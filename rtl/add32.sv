==> flow/design.v <==
`timescale 1ns / 1ps
module add32
  (input [0:0] clk_i
  ,input [0:0] reset_i
  ,input [0:0] valid_i
  ,input [31:0] operand_a_i
  ,input [31:0] operand_b_i
  ,output [0:0] ready_o
  ,input [0:0] ready_i
  ,output [31:0] sum_o
  ,output [0:0] valid_o);
  logic [32:0] sum_l;
  always_comb begin
    sum_l = operand_a_i + operand_b_i;
  end
  wire [0:0] __unused__ = sum_l[32];
  logic [31:0] sum_q;
  always_ff @(posedge clk_i) begin
    if (reset_i) begin
      sum_q <= '0;
    end else if (valid_i & ready_o) begin
      sum_q <= sum_l[31:0];
    end
  end
  logic [0:0] valid_q;
  always_ff @(posedge clk_i) begin
    if (reset_i) begin
      valid_q <= '0;
    end else if (ready_o) begin
      valid_q <= (valid_i & ready_o);
    end
  end
  assign sum_o = sum_q;
  assign ready_o = ~valid_o | ready_i;
  assign valid_o = valid_q;
endmodule 
## Reports on add32

What the tools print for add32, step after step.
Lines are those of the file above, counted from 1.
Operators: Yosys type, input widths -> output width; for muxes data width and select width s.
A cell with - has no value.

| set-up | value |
|---|---|
| design top | add32 |
| clock | clk_i |
| cell library | sky130hd |
| library corner | tt_025C_1v80 |

## Word level

Counts by Yosys on the flattened word-level netlist (proc, flatten, opt, wreduce; memories kept). Register bits leave out memories and registers merged into their read ports (data or address); mux counts leave out enables and synchronous resets folded into registers. Print and check cells are left out. Cells with the same type and inputs are merged into one.

| bit counts | value |
|---|---|
| word-level cells | 6 |
| register bits | 33 |
| bits of input ports | 68 |
| output and inout port bits | 34 |

| operators by class | value |
|---|---|
| bitwise operators | 3 |
| $add $sub $neg | 1 |

Operator list:

| kind | count |
|---|---|
| $add 32x32->32 | 1 |
| $and 1x1->1 | 1 |
| $or 1x1->1 | 1 |
| $not 1->1 | 1 |

## Longest topological paths

Longest topological path by Yosys (ltp), each cell counted once; first at word level (registers and memories cut), then after technology mapping (sequential cells cut; the memories' decode and read muxes count).

| logic depth | value |
|---|---|
| word-level depth | 3 |
| ABC_AREA | 0 |
| mapped depth | 8 |

## Netlist

The flow's flattened synthesis, as Yosys stat reports it; memories are mapped. The netlist is that of the ABC_AREA named above (0 if unset); the other value can give another one.
The area totals of this step are shown rounded.

| mapped netlist | value |
|---|---|
| sequential area | 660 um^2 |
| cell count | 397 |
| cell area after synthesis | 3,000 um^2 |
| flip-flop cells | 33 |

Cell types:

| type | count | area in all (um^2) |
|---|---|---|
| sky130_fd_sc_hd__dfxtp_1 | 33 | 660.634 |
| sky130_fd_sc_hd__ha_1 | 31 | 387.872 |
| sky130_fd_sc_hd__a21oi_1 | 51 | 255.245 |
| sky130_fd_sc_hd__nand2_1 | 51 | 191.434 |
| sky130_fd_sc_hd__o21ai_0 | 29 | 145.139 |
| sky130_fd_sc_hd__o211ai_1 | 11 | 82.579 |
| sky130_fd_sc_hd__nand3_1 | 16 | 80.077 |
| sky130_fd_sc_hd__xnor2_1 | 9 | 78.826 |
| sky130_fd_sc_hd__nor2_1 | 19 | 71.318 |
| sky130_fd_sc_hd__nand4_1 | 10 | 62.56 |
| sky130_fd_sc_hd__o21a_1 | 8 | 60.058 |
| sky130_fd_sc_hd__clkbuf_1 | 15 | 56.304 |
| sky130_fd_sc_hd__or3_1 | 8 | 50.048 |
| sky130_fd_sc_hd__a211oi_1 | 6 | 45.043 |
| sky130_fd_sc_hd__a21o_1 | 6 | 45.043 |
| sky130_fd_sc_hd__nor3_1 | 9 | 45.043 |
| sky130_fd_sc_hd__a221o_1 | 4 | 40.038 |
| sky130_fd_sc_hd__o211a_1 | 4 | 40.038 |

Not listed: further types 37, cells in them 77.

## Path before layout

OpenSTA on the mapped netlist: ideal clock, no wires. The path of least setup slack (recovery checks aside). Input and output delay are each 20% of the period. Register names are those of the netlist, which keeps one name where synthesis merged equal registers.

| timing after synthesis | value |
|---|---|
| path kind | in2reg |
| start | in operand_a_i[0] |
| end | reg sum_q[22] |
| clock period | 2.64 ns |
| arrival | 2.555 ns |
| time at the first pin | 0.528 ns |
| path slack | 0.023 ns |
| path delay | 2.089 ns |
| data required time | 2.578 ns |
| stages | 8 |
| library setup time | 0.062 ns |
| synthesis period reached | 2.617 ns |

"path delay" = arrival - input delay + setup time.
"stages": output pins that drive a net of the path, with the launching flip-flop's if there is one; two outputs of one cell count as two.
"synthesis period reached" is the clock period less the worst setup slack; recovery checks do not enter. This is arithmetic on one report: input and output delays are still those of the set period (20% each).
The rows between start and end are the longest chain of elaborated cells between them; the timing report does not say that the signal goes this way. Where chains are equally long, one stands for them.
A line is the first line of the expression or statement that the cell stems from. Yosys adds cells for indexed reads and writes and turns some case tables into memories.

| on the way, after synthesis | value |
|---|---|
| cells stage by stage | sky130_fd_sc_hd__ha_1 > sky130_fd_sc_hd__fa_1 > sky130_fd_sc_hd__a21o_1 > sky130_fd_sc_hd__a311oi_2 > sky130_fd_sc_hd__o211a_1 > sky130_fd_sc_hd__a31oi_1 > sky130_fd_sc_hd__or4_1 > sky130_fd_sc_hd__nand3_1 |
| length of the longest elaborated chain | 1 |
| elaborated cells between the ends (all ways) | 1 |
| RTL lines with such cells | 1 |
| classes of those cells | 1 x add/sub |

Ends and longest elaborated chain, after synthesis:

| what | line | source |
|---|---|---|
| start: declaration | 6 | `,input [31:0] operand_a_i` |
| $add 32x32->32 | 14 | `sum_l = operand_a_i + operand_b_i;` |
| end: assignment | 20 | `sum_q <= '0;` |
| end: assignment | 22 | `sum_q <= sum_l[31:0];` |
| end: declaration | 17 | `logic [31:0] sum_q;` |

## Timing after layout

From the final timing report of stored run 1: the path of least setup slack in the routed layout; clock arrival at registers is part of the times.

| timing after layout | value |
|---|---|
| path kind | in2reg |
| start | in operand_a_i[4] |
| end | reg sum_q[27] |
| path slack | 1.48 ns |
| stages | 8 |
| time at the first pin | 0.99 ns |
| data required time | 5.10 ns |
| clock period | 4.93 ns |
| library setup time | 0.11 ns |
| arrival | 3.62 ns |

The rows between start and end are the longest chain of elaborated cells between them; the timing report does not say that the signal goes this way. Where chains are equally long, one stands for them.

| on the way, after layout | value |
|---|---|
| cells stage by stage | sky130_fd_sc_hd__clkdlybuf4s50_1 > sky130_fd_sc_hd__ha_1 > sky130_fd_sc_hd__a21o_1 > sky130_fd_sc_hd__a31oi_1 > sky130_fd_sc_hd__a21o_1 > sky130_fd_sc_hd__a211oi_1 > sky130_fd_sc_hd__or3_1 > sky130_fd_sc_hd__a221o_1 |
| length of the longest elaborated chain | 1 |
| elaborated cells between the ends (all ways) | 1 |
| RTL lines with such cells | 1 |
| classes of those cells | 1 x add/sub |

Ends and longest elaborated chain, after layout:

| what | line | source |
|---|---|---|
| start: declaration | 6 | `,input [31:0] operand_a_i` |
| $add 32x32->32 | 14 | `sum_l = operand_a_i + operand_b_i;` |
| end: assignment | 20 | `sum_q <= '0;` |
| end: assignment | 22 | `sum_q <= sum_l[31:0];` |
| end: declaration | 17 | `logic [31:0] sum_q;` |

Memo
Re: implementation data of add32

Record of 2 stored runs of the RTL-to-layout flow on add32, platform sky130hd. The runs are unordered. Constraints: input delay and output delay 20% of the set period each, output load 0.01 pF.
"overall power": no workload was simulated; the value follows from the tool's default switching activity.
Values from the reports are rounded here.

## Stored run 1

==> flow/run.sh <==
#!/bin/bash
# the make line also repeats the synthesis and layout settings of config.mk as NAME=value (left out here)
make -C /OpenROAD-flow-scripts/flow DESIGN_CONFIG=/design/flow/config.mk WORK_HOME=/design/flow/orfs CLKGATE_MAP_FILE= finish
==> flow/config.mk <==
export PLATFORM = sky130hd
export DESIGN_NAME = add32
export DESIGN_NICKNAME = add32
export VERILOG_FILES = /design/flow/design.v
export SDC_FILE = /design/flow/constraint.sdc
export NUM_CORES = 4
export LEC_CHECK = 0
export CAP_MARGIN = 30
export CELL_PAD_IN_SITES_DETAIL_PLACEMENT = 0
export CORE_ASPECT_RATIO = 1.31
export CORE_MARGIN = 2
export CORE_UTILIZATION = 27
export CTS_CLUSTER_SIZE = 76
export GPL_TIMING_DRIVEN = 1
export HOLD_SLACK_MARGIN = 0.04
export MIN_ROUTING_LAYER = met1
export PLACE_DENSITY_LB_ADDON = 0.15
export SETUP_SLACK_MARGIN = 1.36
export SLEW_MARGIN = 5
==> flow/constraint.sdc <==
create_clock -name core_clock -period 4.93 [get_ports {clk_i}]
set_input_delay 0.9860 -clock core_clock [delete_from_list [all_inputs] [get_ports {clk_i}]]
set_output_delay 0.9860 -clock core_clock [all_outputs]
set_load 0.01 [all_outputs]

| result of stored run 1 | value |
|---|---|
| die outline area | 12,000 um^2 |
| area of the synthesized netlist | 3,000 um^2 |
| overall power | 1.1 mW |
| final worst hold slack | 0.45 ns |
| area of the standard cells in the finished layout | 4,300 um^2 |
| worst slack on setup checks | 1.5 ns |
| post-route setup TNS | 0.000 ns |
| utilization in the final report | 39 % |

## Stored run 2

==> flow/run.sh <==
#!/bin/bash
# the make line also repeats the synthesis and layout settings of config.mk as NAME=value (left out here)
make -C /OpenROAD-flow-scripts/flow DESIGN_CONFIG=/design/flow/config.mk WORK_HOME=/design/flow/orfs CLKGATE_MAP_FILE= finish
==> flow/config.mk <==
export PLATFORM = sky130hd
export DESIGN_NAME = add32
export DESIGN_NICKNAME = add32
export VERILOG_FILES = /design/flow/design.v
export SDC_FILE = /design/flow/constraint.sdc
export NUM_CORES = 4
export LEC_CHECK = 0
export ABC_AREA = 0
export CAP_MARGIN = 30
export CORE_ASPECT_RATIO = 0.89
export CORE_MARGIN = 10
export CORE_UTILIZATION = 48
export GPL_TIMING_DRIVEN = 1
export MIN_ROUTING_LAYER = met1
export PLACE_DENSITY_LB_ADDON = 0.09
export SETUP_SLACK_MARGIN = 0.15
export SLEW_MARGIN = 20
export TNS_END_PERCENT = 30
==> flow/constraint.sdc <==
create_clock -name core_clock -period 1.96 [get_ports {clk_i}]
set_input_delay 0.3920 -clock core_clock [delete_from_list [all_inputs] [get_ports {clk_i}]]
set_output_delay 0.3920 -clock core_clock [all_outputs]
set_load 0.01 [all_outputs]

| result of stored run 2 | value |
|---|---|
| die outline area | 9,800 um^2 |
| area of the synthesized netlist | 3,000 um^2 |
| overall power | 3.3 mW |
| final worst hold slack | 0.45 ns |
| area of the standard cells in the finished layout | 5,900 um^2 |
| worst slack on setup checks | -0.56 ns |
| post-route setup TNS | -7.3 ns |
| utilization in the final report | 96 % |
